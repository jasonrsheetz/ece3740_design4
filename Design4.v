==> flow/design.v <==
module Design4(SIG, SYNC, SEQ, CLK, M0, M1, G0);
output reg SYNC;
output reg SIG;
output reg SEQ;
input CLK, M0, M1, G0;
reg [3:0] SIX = 0110;
reg [3:0] NINE = 1001;
reg [3:0] TEN = 1010;
reg [3:0] FIFTEEN = 1111;
integer counter = 0;
integer flag = 0;
reg M0_capture;
reg M1_capture;
always @(posedge CLK)begin
if(counter == 3) M0_capture <= M0; M1_capture <= M1;
if(G0 == 1'b1)begin
flag = 1;
end else if(G0 == 1'b0) SIG = 1'b0;
	if(flag == 1)begin
	if(M0_capture == 0 && M1_capture == 0)begin
				case (counter)
					0:	SIG <= NINE[counter];
					1:	SIG <= NINE[counter];
					2:	SIG <= NINE[counter];
					3:	SIG <= NINE[counter];
					default: SIG = 0;
				endcase
					if(counter == 0)begin
						SYNC = 1'b1;
					end else if(counter > 0 )begin
						SYNC = 1'b0;
					end
					counter <= counter + 1;
					if(counter == 3)begin
						counter <= 0;
						flag = 0;
					end
		end else if(M0_capture == 0 && M1_capture == 1)begin
				case (counter)
					0:	SIG <= 1'b0;
					1:	SIG <= 1'b1;
					2:	SIG <= 1'b1;
					3:	SIG <= 1'b0;
					default: SIG = 0;
				endcase
					if(counter == 0)begin
						SYNC = 1'b1;
					end else if(counter > 0 )begin
						SYNC = 1'b0;
					end
					counter <= counter + 1;
					if(counter == 3)begin
						counter <= 0;
						flag = 0;
					end
		end else if(M0_capture == 1 && M1_capture == 0)begin
				case (counter)
					0:	SIG <= 1'b1;
					1:	SIG <= 1'b0;
					2:	SIG <= 1'b1;
					3:	SIG <= 1'b0;
					default: SIG = 0;
				endcase
						if(counter == 0)begin
						SYNC = 1'b1;
					end else if(counter > 0 )begin
						SYNC = 1'b0;
					end
					counter <= counter + 1;
					if(counter == 3)begin
						counter <= 0;
						flag = 0;
					end
		end else if(M0_capture == 1 && M1_capture == 1)begin
				case (counter)
					0:	SIG <= 1'b1;
					1:	SIG <= 1'b1;
					2:	SIG <= 1'b1;
					3:	SIG <= 1'b1;
					default: SIG = 0;
				endcase
						if(counter == 0)begin
						SYNC = 1'b1;
					end else if(counter > 0 )begin
						SYNC = 1'b0;
					end
					counter <= counter + 1;
					if(counter == 3)begin
						counter <= 0;
						flag = 0;
					end
		end
	end
end
integer seq_counter = 0;
reg [3:0] seq_match = 0110;
reg[3:0] seq_test = 0000;
integer seq_flag = 0;
integer seq_detect = 0;
always @(posedge CLK)begin  
	SEQ = 1'b0;
	if(SYNC == 1'b1)begin
		seq_flag = 1;  
	end
		if(seq_flag == 1)begin
			case(seq_counter)
				0: seq_test[0] <= SIG;
				1: seq_test[1] <= SIG;
				2: seq_test[2] <= SIG;
				3: seq_test[3] <= SIG;
			endcase
			seq_counter <= seq_counter + 1;
			if(seq_counter == 3)begin
				seq_flag = 0;
				seq_counter <= 0;
				if(seq_test[0] == 0)begin
					if(seq_test[1] == 1)begin
						if(seq_test[2] == 1)begin
							if(seq_test[3] == 0)begin
								SEQ = 1'b1;
							end else if(seq_test[3] != 0)SEQ = 1'b0;  
						end
					end
				end	
			end
		end
	end
endmodule
# From RTL to reports: Design4
# Tool output for the design above, in the order of the flow.
# Lines are those of the file above, counted from 1.
# Operators carry their Yosys type and port widths (W data, S select, Z words).
setup:
  top: "Design4"
  clk_port: "CLK"
  cell_library: "sky130hd"
  pvt_corner: "tt_025C_1v80"

# After elaboration
# Source: Yosys, flattened and elaborated, memories not mapped. Widths are those after wreduce. Registers that Yosys merges into a memory's read port (data or address) are not register bits. Print and check cells do not count.
bits:
  regBits: 137
  inputBits: 4
  out_inout_bits: 3
  elab_cells: 82
op_classes:
  n_addsub: 2
  cmp: 1
  equal: 10
  shift: 1
  mux: 32
  logic: 6
  n_reduce_logical: 17
ops:
  columns: ["op", "n"]
  rows:
  - ["$mux W32", 15]
  - ["$eq A32 B2 Y1 const B", 6]
  - ["$logic_not A32 Y1", 3]
  - ["$eq A32 B1 Y1 const B", 2]
  - ["$add A32 B2 Y32 const B", 2]
  - ["$eq A32 B3 Y1 const B", 2]
  - ["$gt A32 B1 Y1 const B", 1]
  - ["$shiftx A4 B32 Y1 const A", 1]
  - ["$mux W1", 17]
  - ["$reduce_and A2 Y1", 5]
  - ["$not A1 Y1", 6]
  - ["$reduce_or A5 Y1", 1]
  - ["$logic_and A1 B1 Y1", 4]
  - ["$reduce_or A2 Y1", 2]
  - ["$reduce_bool A4 Y1", 1]
  - ["$reduce_or A4 Y1", 1]

# Logic depth
# Yosys ltp: most cells in a row. Word level: on the elaborated netlist, between registers, memories and ports. Mapped: between sequential cells and ports; inverters and the memories' decode and read muxes count.
logic_depth:
  word_depth: 8
  ABC_AREA: 0
  ltp_mapped: 6
  mapped_depth_nobuf: 6

# Netlist
# Yosys stat after the flow's synthesis: flattened, memories mapped to cells. It holds for the ABC_AREA given above (unset counts as 0); a run with the other value may have another netlist.
# The area totals of this step are shown rounded.
mapped:
  cells: 459
  mapped_area_um2: 5500
  ffs: 137
  buf_cells: 8
types:
  columns: ["type", "n", "type_area_um2"]
  rows:
  - ["sky130_fd_sc_hd__edfxtp_1", 70, 2.1E+03]
  - ["sky130_fd_sc_hd__dfxtp_1", 67, 1.34E+03]
  - ["sky130_fd_sc_hd__nor2b_1", 63, 394.128]
  - ["sky130_fd_sc_hd__xnor2_1", 43, 376.611]
  - ["sky130_fd_sc_hd__nor4_1", 29, 181.424]
  - ["sky130_fd_sc_hd__xor2_1", 16, 140.134]
  - ["sky130_fd_sc_hd__nand4_1", 21, 131.376]
  - ["sky130_fd_sc_hd__nand2_1", 30, 112.608]
  - ["sky130_fd_sc_hd__nand3_1", 22, 110.106]
  - ["sky130_fd_sc_hd__nor2_1", 29, 108.854]
  - ["sky130_fd_sc_hd__ha_1", 8, 100.096]
  - ["sky130_fd_sc_hd__and3_1", 9, 56.304]
  - ["sky130_fd_sc_hd__and4_1", 6, 52.55]
  - ["sky130_fd_sc_hd__inv_1", 10, 37.536]
  - ["sky130_fd_sc_hd__clkbuf_1", 7, 26.275]
  - ["sky130_fd_sc_hd__mux2i_1", 2, 20.019]
  - ["sky130_fd_sc_hd__nor4b_1", 2, 17.517]
  - ["sky130_fd_sc_hd__nor3_4", 1, 16.266]
# Other cell types: 18; their cells: 24.

# Worst setup path after synthesis
# OpenSTA on the mapped netlist: ideal clock, no wires. The path of least setup slack (recovery checks aside). Input and output delay are each 20% of the period. Register names are those of the netlist, which keeps one name where synthesis merged equal registers.
synth_timing:
  kind: "reg-to-reg"
  startpoint: "register seq_flag[1]"
  endpoint: "register seq_test[3]"
  period_ns: 4.25
  setup_time_ns: 0.300
  arrival_ns: 2.726
  slack_ns: 1.224
  path_delay_ns: 3.026
  stages: 6
  path_buffers: 0
  period_less_setup_slack_ns: 3.026
# "path_delay_ns" is the arrival time less input delay plus setup time.
# "stages" counts driving pins, that of a launching flip-flop among them; a cell with two outputs on the path counts twice.
# "period_less_setup_slack_ns" = period - worst setup slack (recovery checks aside). The figure is calculated, with input and output delays left at 20% of the set period.
# The rows between start and end are the longest chain of elaborated cells between them; the timing report does not say that the signal goes this way. Where chains are equally long, one stands for them.
# A line is the first line of the expression or statement that the cell stems from. Yosys adds cells for indexed reads and writes and turns some case tables into memories.
synth_via:
  path_cell_list: "sky130_fd_sc_hd__dfxtp_1 -> sky130_fd_sc_hd__nor4b_1 -> sky130_fd_sc_hd__nand4_1 -> sky130_fd_sc_hd__o21bai_1 -> sky130_fd_sc_hd__nand3_1 -> sky130_fd_sc_hd__inv_1"
  elab_chain_len: 3
  cone_cells: 3
  cone_classes: "eq/ne (1); mux (1); reduce/logical (1)"
synth_lines:
  columns: ["item", "line_no", "source"]
  rows:
  - ["start: declaration", 98, "integer seq_flag = 0;"]
  - ["start: assignment", 103, "seq_flag = 1;"]
  - ["start: assignment", 114, "seq_flag = 0;"]
  - ["$mux W32", 102, "if(SYNC == 1'b1)begin"]
  - ["$eq A32 B2 Y1", 105, "if(seq_flag == 1)begin"]
  - ["$reduce_and A2 Y1", null, null]
  - ["end: assignment", 110, "3: seq_test[3] <= SIG;"]
  - ["end: declaration", 97, "reg[3:0] seq_test = 0000;"]

# Path in the finished layout
# Path of least setup slack in the final report of run 1 (OpenROAD, finished layout, wires in). Where an end is a register, its clock arrival counts in the times.
layout_timing:
  kind: "reg-to-reg"
  startpoint: "register counter[0]"
  endpoint: "register counter[28]"
  period_ns: 3.79
  setup_time_ns: 0.25
  arrival_ns: 2.61
  slack_ns: 1.34
  stages: 7
  path_buffers: 0
# The rows between start and end are the longest chain of elaborated cells between them; the timing report does not say that the signal goes this way. Where chains are equally long, one stands for them.
# A register here has more assigning lines than the two given.
layout_via:
  path_cell_list: "sky130_fd_sc_hd__edfxtp_1 -> sky130_fd_sc_hd__ha_1 -> sky130_fd_sc_hd__nand4_1 -> sky130_fd_sc_hd__nor4_2 -> sky130_fd_sc_hd__nand3_1 -> sky130_fd_sc_hd__nor2_1 -> sky130_fd_sc_hd__xor2_1"
  elab_chain_len: 6
  cone_cells: 7
  cone_classes: "add/sub (1); eq/ne (1); mux (5)"
layout_lines:
  columns: ["item", "line_no", "source"]
  rows:
  - ["start: declaration", 10, "integer counter = 0;"]
  - ["start: assignment", 33, "counter <= counter + 1;"]
  - ["start: assignment", 51, "counter <= counter + 1;"]
  - ["$add A32 B2 Y32", 87, "counter <= counter + 1;"]
  - ["$mux W32", 88, "if(counter == 3)begin"]
  - ["$mux W32", 74, "end else if(M0_capture == 1 && M1_capture == 1)begin"]
  - ["$mux W32", 56, "end else if(M0_capture == 1 && M1_capture == 0)begin"]
  - ["$mux W32", 38, "end else if(M0_capture == 0 && M1_capture == 1)begin"]
  - ["$mux W32", 20, "if(M0_capture == 0 && M1_capture == 0)begin"]
  - ["end: assignment", 33, null]
  - ["end: assignment", 51, null]
  - ["end: declaration", 10, null]

## Implementation results

Flow measurements of Design4 on sky130hd: 2 stored runs with different settings, listed in no order. Input and output delays are each 20% of the period that was set; the output load is 0.01 pF.
"achieved_clock_period_ns" means the clock period less the worst setup slack. The figure is calculated, with input and output delays left at 20% of the set period.
By "worst_path_allowed_less_slack_ns" is meant the share of the clock period that the worst setup path is allowed (20% is reserved at inputs, 20% at outputs), minus its slack. Clock arrival times at its registers enter into it.
By "final_power_w" is meant OpenSTA's value without simulated activity: inputs other than the clock are taken to toggle once in ten clock periods, and the tool carries that through the logic.
Results are given in rounded form.

--- run 1 ---
==> flow/run.sh <==
#!/bin/bash
# the make line also repeats the synthesis and layout settings of config.mk as NAME=value (left out here)
make -C /OpenROAD-flow-scripts/flow DESIGN_CONFIG=/design/flow/config.mk WORK_HOME=/design/flow/orfs CLKGATE_MAP_FILE= finish
==> flow/config.mk <==
export PLATFORM = sky130hd
export DESIGN_NAME = Design4
export DESIGN_NICKNAME = Design4
export VERILOG_FILES = /design/flow/design.v
export SDC_FILE = /design/flow/constraint.sdc
export NUM_CORES = 4
export LEC_CHECK = 0
export CAP_MARGIN = 20
export CORE_MARGIN = 2
export CORE_UTILIZATION = 40
export SLEW_MARGIN = 20
==> flow/constraint.sdc <==
create_clock -name core_clock -period 3.79 [get_ports {CLK}]
set_input_delay 0.7580 -clock core_clock [delete_from_list [all_inputs] [get_ports {CLK}]]
set_output_delay 0.7580 -clock core_clock [all_outputs]
set_load 0.01 [all_outputs]

==> results, as YAML <==
results:
  synthArea_um2: 5500
  die_footprint_um2: 15000
  layout_stdcell_area_um2: 6300
  fin_util_frac: 0.47
  setup_worst_slack_ns: 1.3
  tns_setup_ns: 0.000
  ws_hold_ns: 0.41
  final_power_w: 0.0039
  achieved_clock_period_ns: 2.452
  worst_path_allowed_less_slack_ns: 2.45
  worst_setup_path_type: "reg-to-reg"

--- run 2 ---
==> flow/run.sh <==
#!/bin/bash
# the make line also repeats the synthesis and layout settings of config.mk as NAME=value (left out here)
make -C /OpenROAD-flow-scripts/flow DESIGN_CONFIG=/design/flow/config.mk WORK_HOME=/design/flow/orfs CLKGATE_MAP_FILE= finish
==> flow/config.mk <==
export PLATFORM = sky130hd
export DESIGN_NAME = Design4
export DESIGN_NICKNAME = Design4
export VERILOG_FILES = /design/flow/design.v
export SDC_FILE = /design/flow/constraint.sdc
export NUM_CORES = 4
export LEC_CHECK = 0
export CAP_MARGIN = 20
export CORE_ASPECT_RATIO = 0.94
export CORE_MARGIN = 4
export CORE_UTILIZATION = 62
export GPL_ROUTABILITY_DRIVEN = 1
export GPL_TIMING_DRIVEN = 0
export MAX_ROUTING_LAYER = met4
export PLACE_DENSITY_LB_ADDON = 0.01
export SLEW_MARGIN = 5
==> flow/constraint.sdc <==
create_clock -name core_clock -period 5.36 [get_ports {CLK}]
set_input_delay 1.0720 -clock core_clock [delete_from_list [all_inputs] [get_ports {CLK}]]
set_output_delay 1.0720 -clock core_clock [all_outputs]
set_load 0.01 [all_outputs]

==> results, as YAML <==
results:
  synthArea_um2: 5500
  die_footprint_um2: 10000
  layout_stdcell_area_um2: 6300
  fin_util_frac: 0.73
  setup_worst_slack_ns: 2.7
  tns_setup_ns: 0.000
  ws_hold_ns: 0.41
  final_power_w: 0.0028
  achieved_clock_period_ns: 2.667
  worst_path_allowed_less_slack_ns: 1.59
  worst_setup_path_type: "reg-to-output"
